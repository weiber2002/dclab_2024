==> flow/design.v <==
module AudDSP(   
    input i_rst_n,
    input i_clk,
    input i_start,
    input i_pause,
    input i_stop,
    input [2:0] i_speed,   
    input i_fast,
    input i_slow_0,
    input i_slow_1,
    input i_daclrck,
    input [15:0] i_sram_data,
    output[15:0] o_dac_data,
    output[19:0] o_sram_addr
);
localparam endsram_addr = 20'd1024000;  
typedef enum {
    IDLE,
    PLAY,
    PAUSE
} state_t;
state_t state_r, state_w;
logic [3:0] counter_w, counter_r;
logic signed [15:0] data_w, data_r;
logic signed [15:0] prev_data_w, prev_data_r;
logic [19:0] addr_w, addr_r;
logic prev_daclrclk_w, prev_daclrclk_r;
assign o_sram_addr = addr_r;
assign o_dac_data = data_r;
always_ff @(posedge i_clk or negedge i_rst_n) begin
    if(~i_rst_n) begin
        state_r <= IDLE;
        counter_r <= 20'd0;
        data_r <= 16'd0;
        addr_r <= 20'd0;
        prev_daclrclk_r <= 1'b0;
        prev_data_r <= 16'd0;
    end
    else begin
        state_r <= state_w;
        counter_r <= counter_w;
        data_r <= data_w;
        addr_r <= addr_w;
        prev_daclrclk_r <= prev_daclrclk_w;
        prev_data_r <= prev_data_w;
    end
end
always_comb begin
    state_w = state_r;
    case(state_r)
        IDLE: begin
            if(i_start) begin
                state_w = PLAY;
            end
        end
        PLAY: begin
            if(i_pause) begin
                state_w = PAUSE;
            end else if(i_stop) begin
                state_w = IDLE;
            end else if (addr_r >= endsram_addr ) begin  
                state_w = IDLE;
            end 
        end
        PAUSE: begin
            if(i_start) begin
                state_w = PLAY;
            end else if(i_stop) begin
                state_w = IDLE;
            end
        end
    endcase
end
always_comb begin
    counter_w = counter_r;
    addr_w = addr_r;
    prev_daclrclk_w = i_daclrck;
    data_w = data_r;
    prev_data_w = prev_data_r;
    case(state_r)
        IDLE: begin
            counter_w = 20'd0;
            addr_w = 20'd0;
            data_w = 16'bz;
            prev_data_w = 16'd0;
            if(i_start) begin
                data_w = i_sram_data;
            end
        end
        PLAY: begin
            if(i_pause) begin
                data_w = 16'bz;
                counter_w = 1'd0;
            end
            else if(i_stop || addr_r >= endsram_addr) begin  
                data_w = 16'bz;
                addr_w = 20'd0;
                counter_w = 20'd0;
                prev_data_w = 16'd0;
            end 
            else begin
                if(i_fast) begin
                    data_w = i_sram_data;
                    counter_w = 1'd0;
                    if(~prev_daclrclk_r && i_daclrck) begin  
                        addr_w = addr_r + i_speed + 20'd1;  
                        prev_data_w = $signed(i_sram_data);           
                    end
                end 
                else if(i_slow_0) begin
                    data_w = i_sram_data;
                    if(counter_r >= i_speed) begin
                        if(~prev_daclrclk_r && i_daclrck) begin 
                            addr_w = addr_r + 20'd1;
                            counter_w = 1'd0;
                            prev_data_w = $signed(i_sram_data);
                        end
                    end else begin
                        if(~prev_daclrclk_r && i_daclrck) begin
                            counter_w = counter_r + 1'd1;
                            prev_data_w = $signed(i_sram_data);
                        end
                    end
                end 
                else if(i_slow_1) begin
                    data_w = ((1 + $signed(i_speed) - $signed(counter_r))*prev_data_r + $signed(i_sram_data)*$signed(counter_r))/ (1 + $signed(i_speed)) ;    
                    if(counter_r >= i_speed) begin
                        if(~prev_daclrclk_r && i_daclrck) begin 
                            addr_w = addr_r + 20'd1;
                            counter_w = 1'd0;
                            prev_data_w = $signed(i_sram_data);
                        end
                    end
                    else begin
                        if(~prev_daclrclk_r && i_daclrck) begin
                            counter_w = counter_r + 1'd1;
                        end 
                    end
                end
                else begin
                    data_w = i_sram_data;
                    counter_w = 1'd0;
                    if(~prev_daclrclk_r && i_daclrck) begin  
                        addr_w = addr_r + 20'd1;   
                        prev_data_w = $signed(i_sram_data);          
                    end
                end
            end
        end
        PAUSE: begin
            data_w = 16'bz;
            if(i_stop) begin
                data_w = 16'bz;
                addr_w = 20'd0;
                counter_w = 20'd0;
                prev_data_w = 16'd0;
            end else if(i_start) begin
                data_w = i_sram_data;
            end
        end
    endcase
end
endmodule
# == Tool chain data of AudDSP ==
# The steps from the RTL of AudDSP to its reports follow in flow order.
# Line numbers count from 1 in the design file above.
# Operators carry their Yosys type and port widths (W data, S select, Z words).
# Cell names lack the library's common part.
# Not given: --
# inputs
top,AudDSP
clock,i_clk
cell_library,sky130hd
pvt_corner,tt_025C_1v80

# == Elaborated design ==
# Source: Yosys, flattened and elaborated, memories not mapped. Widths are those after wreduce. Registers that Yosys merges into a memory's read port (data or address) are not register bits. Print and check cells do not count. Equal cells are merged and count once.
# bits
regBits,89
output_inout_bits,36
word_cells,80
# classes
addsub,7
multipliers,2
div_mod_pow,1
cmp,2
eq_ne,9
mux,44
logic,1
reduce_logical,8
# op_table
operator,count
$div A32 B32 Y32,1
$mul A32 B16 Y32,1
$mux W16,15
$mux W32,6
$mux W20,9
$pmux W32 S3,1
$pmux W16 S3,2
$mul A16 B4 Y20,1
$pmux W20 S3,1
$add A20 B1 Y20 const B,2
$mux W4,9
$eq A32 B1 Y1 const B,1
$eq A32 B2 Y1 const B,1
$add A32 B20 Y32,1
$logic_not A32 Y1,1
$ge A20 B20 Y1 const B,1
$add A20 B3 Y20,1
$reduce_and A4 Y1,3
$pmux W4 S3,1
$ne A4 B4 Y1 const B,2
$ne A2 B2 Y1 const B,3
$ne A6 B6 Y1 const B,1
$sub A4 B4 Y5,1
$add A2 B3 Y4 const A,1
$add A4 B1 Y4 const B,1
$ge A4 B3 Y1,1
$ne A3 B3 Y1 const B,1
$reduce_bool A3 Y1,1
# Other operator kinds: 4; their cells: 4.

# == Depth ==
# Depth = most cells in a row (Yosys ltp): at word level without a register or memory, in the mapped netlist without a sequential cell, where the memories' decode and read muxes count.
# depth
word_depth,11
abc_area,0
depth_mapped,404

# == After synthesis ==
# Source: synth_stat.txt of the flow (Yosys; design flattened, memories mapped). It holds for the ABC_AREA given above (unset counts as 0); a run with the other value may have another netlist.
# synth_totals
cell_count,5092
mapped_area_mm2,0.0365588
seqArea_mm2,0.0015027
flip_flops,60
buffers,142
# by_type
type,count
ha_1,598
fa_1,124
nand2_1,596
xnor2_1,206
nor2_1,460
a21oi_1,342
o21ai_0,297
dfrtp_1,59
o21a_1,176
a21o_1,172
xor2_1,125
inv_1,285
nor3_1,189
nand3_1,123
mux2_2,53
nand2b_1,83
or3_1,82
a31oi_1,81
# Other cell types: 94; their cells: 1041.

# == Worst setup path after synthesis ==
# Path of least setup slack by OpenSTA after synthesis, without wires, with an ideal clock, recovery checks aside; 20% of the period is set as input and as output delay. Where synthesis merged equal registers, the netlist keeps one of their names.
# synth_path
kind,input-to-reg
start,input port i_speed[0]
end,register data_r[14]
period_ps,89500
setup_time_ps,137
t_arrival_ps,94453
required_time_ps,89363
setup_slack_ps,-5090
delay_ps,76690
driving_pins,368
n_path_buf,50
synth_period_reached_ps,94590
# "delay_ps" is the arrival time less input delay plus setup time.
# "driving_pins": output pins that drive a net of the path, with the launching flip-flop's if there is one; two outputs of one cell count as two.
# "synth_period_reached_ps" = period - worst setup slack (recovery checks aside). The figure is calculated, with input and output delays left at 20% of the set period.
# The rows between start and end are the longest chain of elaborated cells between them; the timing report does not say that the signal goes this way. Where chains are equally long, one stands for them.
# A line is the first line of the expression or statement that the cell stems from. Yosys adds cells for indexed reads and writes and turns some case tables into memories.
# synth_between
path_cell_list,ha_1 inv_1 fa_1 nor2b_1 nor3_1 mux2i_1 clkbuf_1 nor2_1 fa_1 inv_1 fa_1 fa_1 fa_1 inv_1 ha_1 ha_1 and4_1 a221oi_4 [... 332 more ...] a21o_1 a21o_1 a21o_1 a21o_1 a21o_1 a21o_1 a21o_1 a21oi_1 o21ai_0 nor3_1 o211ai_1 and3_1 inv_1 ha_1 and4_1 a31oi_1 xnor2_1 a21oi_1
elab_chain_cells,11
cells_between,11
cone_lines,7
cone_classes,3 x add/sub; 1 x mul; 1 x div; 6 x mux
# synth_lines
item,line_no,rtl
"start, declared",7,"input [2:0] i_speed,"
$add A2 B3 Y4,126,data_w = ((1 + $signed(i_speed) - $signed(counter_r))*prev_data_r + $signed(i_sram_data)*$signed(counter_r))/ ...
$sub A4 B4 Y5,126,
$mul A32 B16 Y32,126,
$add A32 B20 Y32,126,
$div A32 B32 Y32,126,
$mux W16,125,else if(i_slow_1) begin
$mux W16,110,else if(i_slow_0) begin
$mux W16,102,if(i_fast) begin
$mux W16,95,else if(i_stop || addr_r >= endsram_addr) begin
$mux W16,91,if(i_pause) begin
$pmux W16 S3,80,case(state_r)
"end, assigned",34,data_r <= 16'd0;
"end, assigned",42,data_r <= data_w;
"end, declared",24,"logic signed [15:0] data_w, data_r;"

# == Worst path after layout ==
# Path of least setup slack in the final report of flow run 2 (OpenROAD, finished layout, wires in). Where an end is a register, its clock arrival counts in the times.
# The path's times are printed in steps of 10 ps; the period is the one set.
# layout_path
kind,input-to-reg
start,input port i_speed[0]
end,register data_r[10]
period_ps,112000
setup_time_ps,120
t_arrival_ps,105900
required_time_ps,112230
setup_slack_ps,6330
driving_pins,346
n_path_buf,18
# The rows between start and end are the longest chain of elaborated cells between them; the timing report does not say that the signal goes this way. Where chains are equally long, one stands for them.
# layout_between
path_cell_list,clkbuf_4 buf_4 ha_1 xor2_1 ha_1 nor2b_1 nor3_1 mux2i_1 buf_4 or2_2 fa_1 fa_1 inv_1 fa_1 fa_1 ha_1 ha_1 and2_1 [... 310 more ...] ha_1 a21o_1 a21o_1 a21o_1 a21o_1 a21o_1 a21o_1 a21oi_1 o21ai_0 nor3_1 o211ai_1 and3_1 inv_1 ha_1 and4_1 a21oi_1 xnor2_1 a21oi_1
elab_chain_cells,11
cells_between,11
cone_lines,7
cone_classes,3 x add/sub; 1 x mul; 1 x div; 6 x mux
# layout_lines
item,line_no,rtl
"start, declared",7,"input [2:0] i_speed,"
$add A2 B3 Y4,126,data_w = ((1 + $signed(i_speed) - $signed(counter_r))*prev_data_r + $signed(i_sram_data)*$signed(counter_r))/ ...
$sub A4 B4 Y5,126,
$mul A32 B16 Y32,126,
$add A32 B20 Y32,126,
$div A32 B32 Y32,126,
$mux W16,125,else if(i_slow_1) begin
$mux W16,110,else if(i_slow_0) begin
$mux W16,102,if(i_fast) begin
$mux W16,95,else if(i_stop || addr_r >= endsram_addr) begin
$mux W16,91,if(i_pause) begin
$pmux W16 S3,80,case(state_r)
"end, assigned",34,data_r <= 16'd0;
"end, assigned",42,data_r <= data_w;
"end, declared",24,"logic signed [15:0] data_w, data_r;"

# AudDSP through Yosys and OpenROAD on sky130hd: 2 stored runs, unordered, with their settings and measured results. The constraints put input and output delay at 20% of the set period each and load the outputs with 0.01 pF.
# "timing.achieved_period_ps" = clock period - worst setup slack. The figure is calculated, with input and output delays left at 20% of the set period.
# "worstPathTime_ps" is the time allowed to the run's worst setup path (the clock period less input and output delay, where it has them) less its slack. Clock arrival times count: a late capture clock shortens it, a late launch clock lengthens it.
# "worstPathTime_ps" is given in steps of 10 ps.
# Settings: -- = not set for that run.
# Among the results, -- means that no value is shown for the run.
setting or result,flow run 1,flow run 2
period_ns,201.0,112.0
CORE_UTILIZATION,50,36
PLACE_DENSITY_LB_ADDON,0.09,--
CELL_PAD_IN_SITES_DETAIL_PLACEMENT,2,--
ABC_AREA,0,--
GPL_ROUTABILITY_DRIVEN,1,--
CTS_CLUSTER_SIZE,59,--
CAP_MARGIN,20,20
CORE_MARGIN,2,2
SLEW_MARGIN,20,20
yosys_chip_area_mm2,--,0.0365588
design_die_area_mm2,--,0.104116
final_cell_area_mm2,--,0.0408817
finish.utilization_pct,--,40.7
setup_worst_slack_ps,--,6332
total_negative_slack_ps,--,0
worst_hold_slack_ps,--,538
timing.achieved_period_ps,--,105668
worstPathTime_ps,--,83270
worst_setup_path_type,--,input-to-reg
# Flow run 1: incomplete, placement halted on DPL-0033
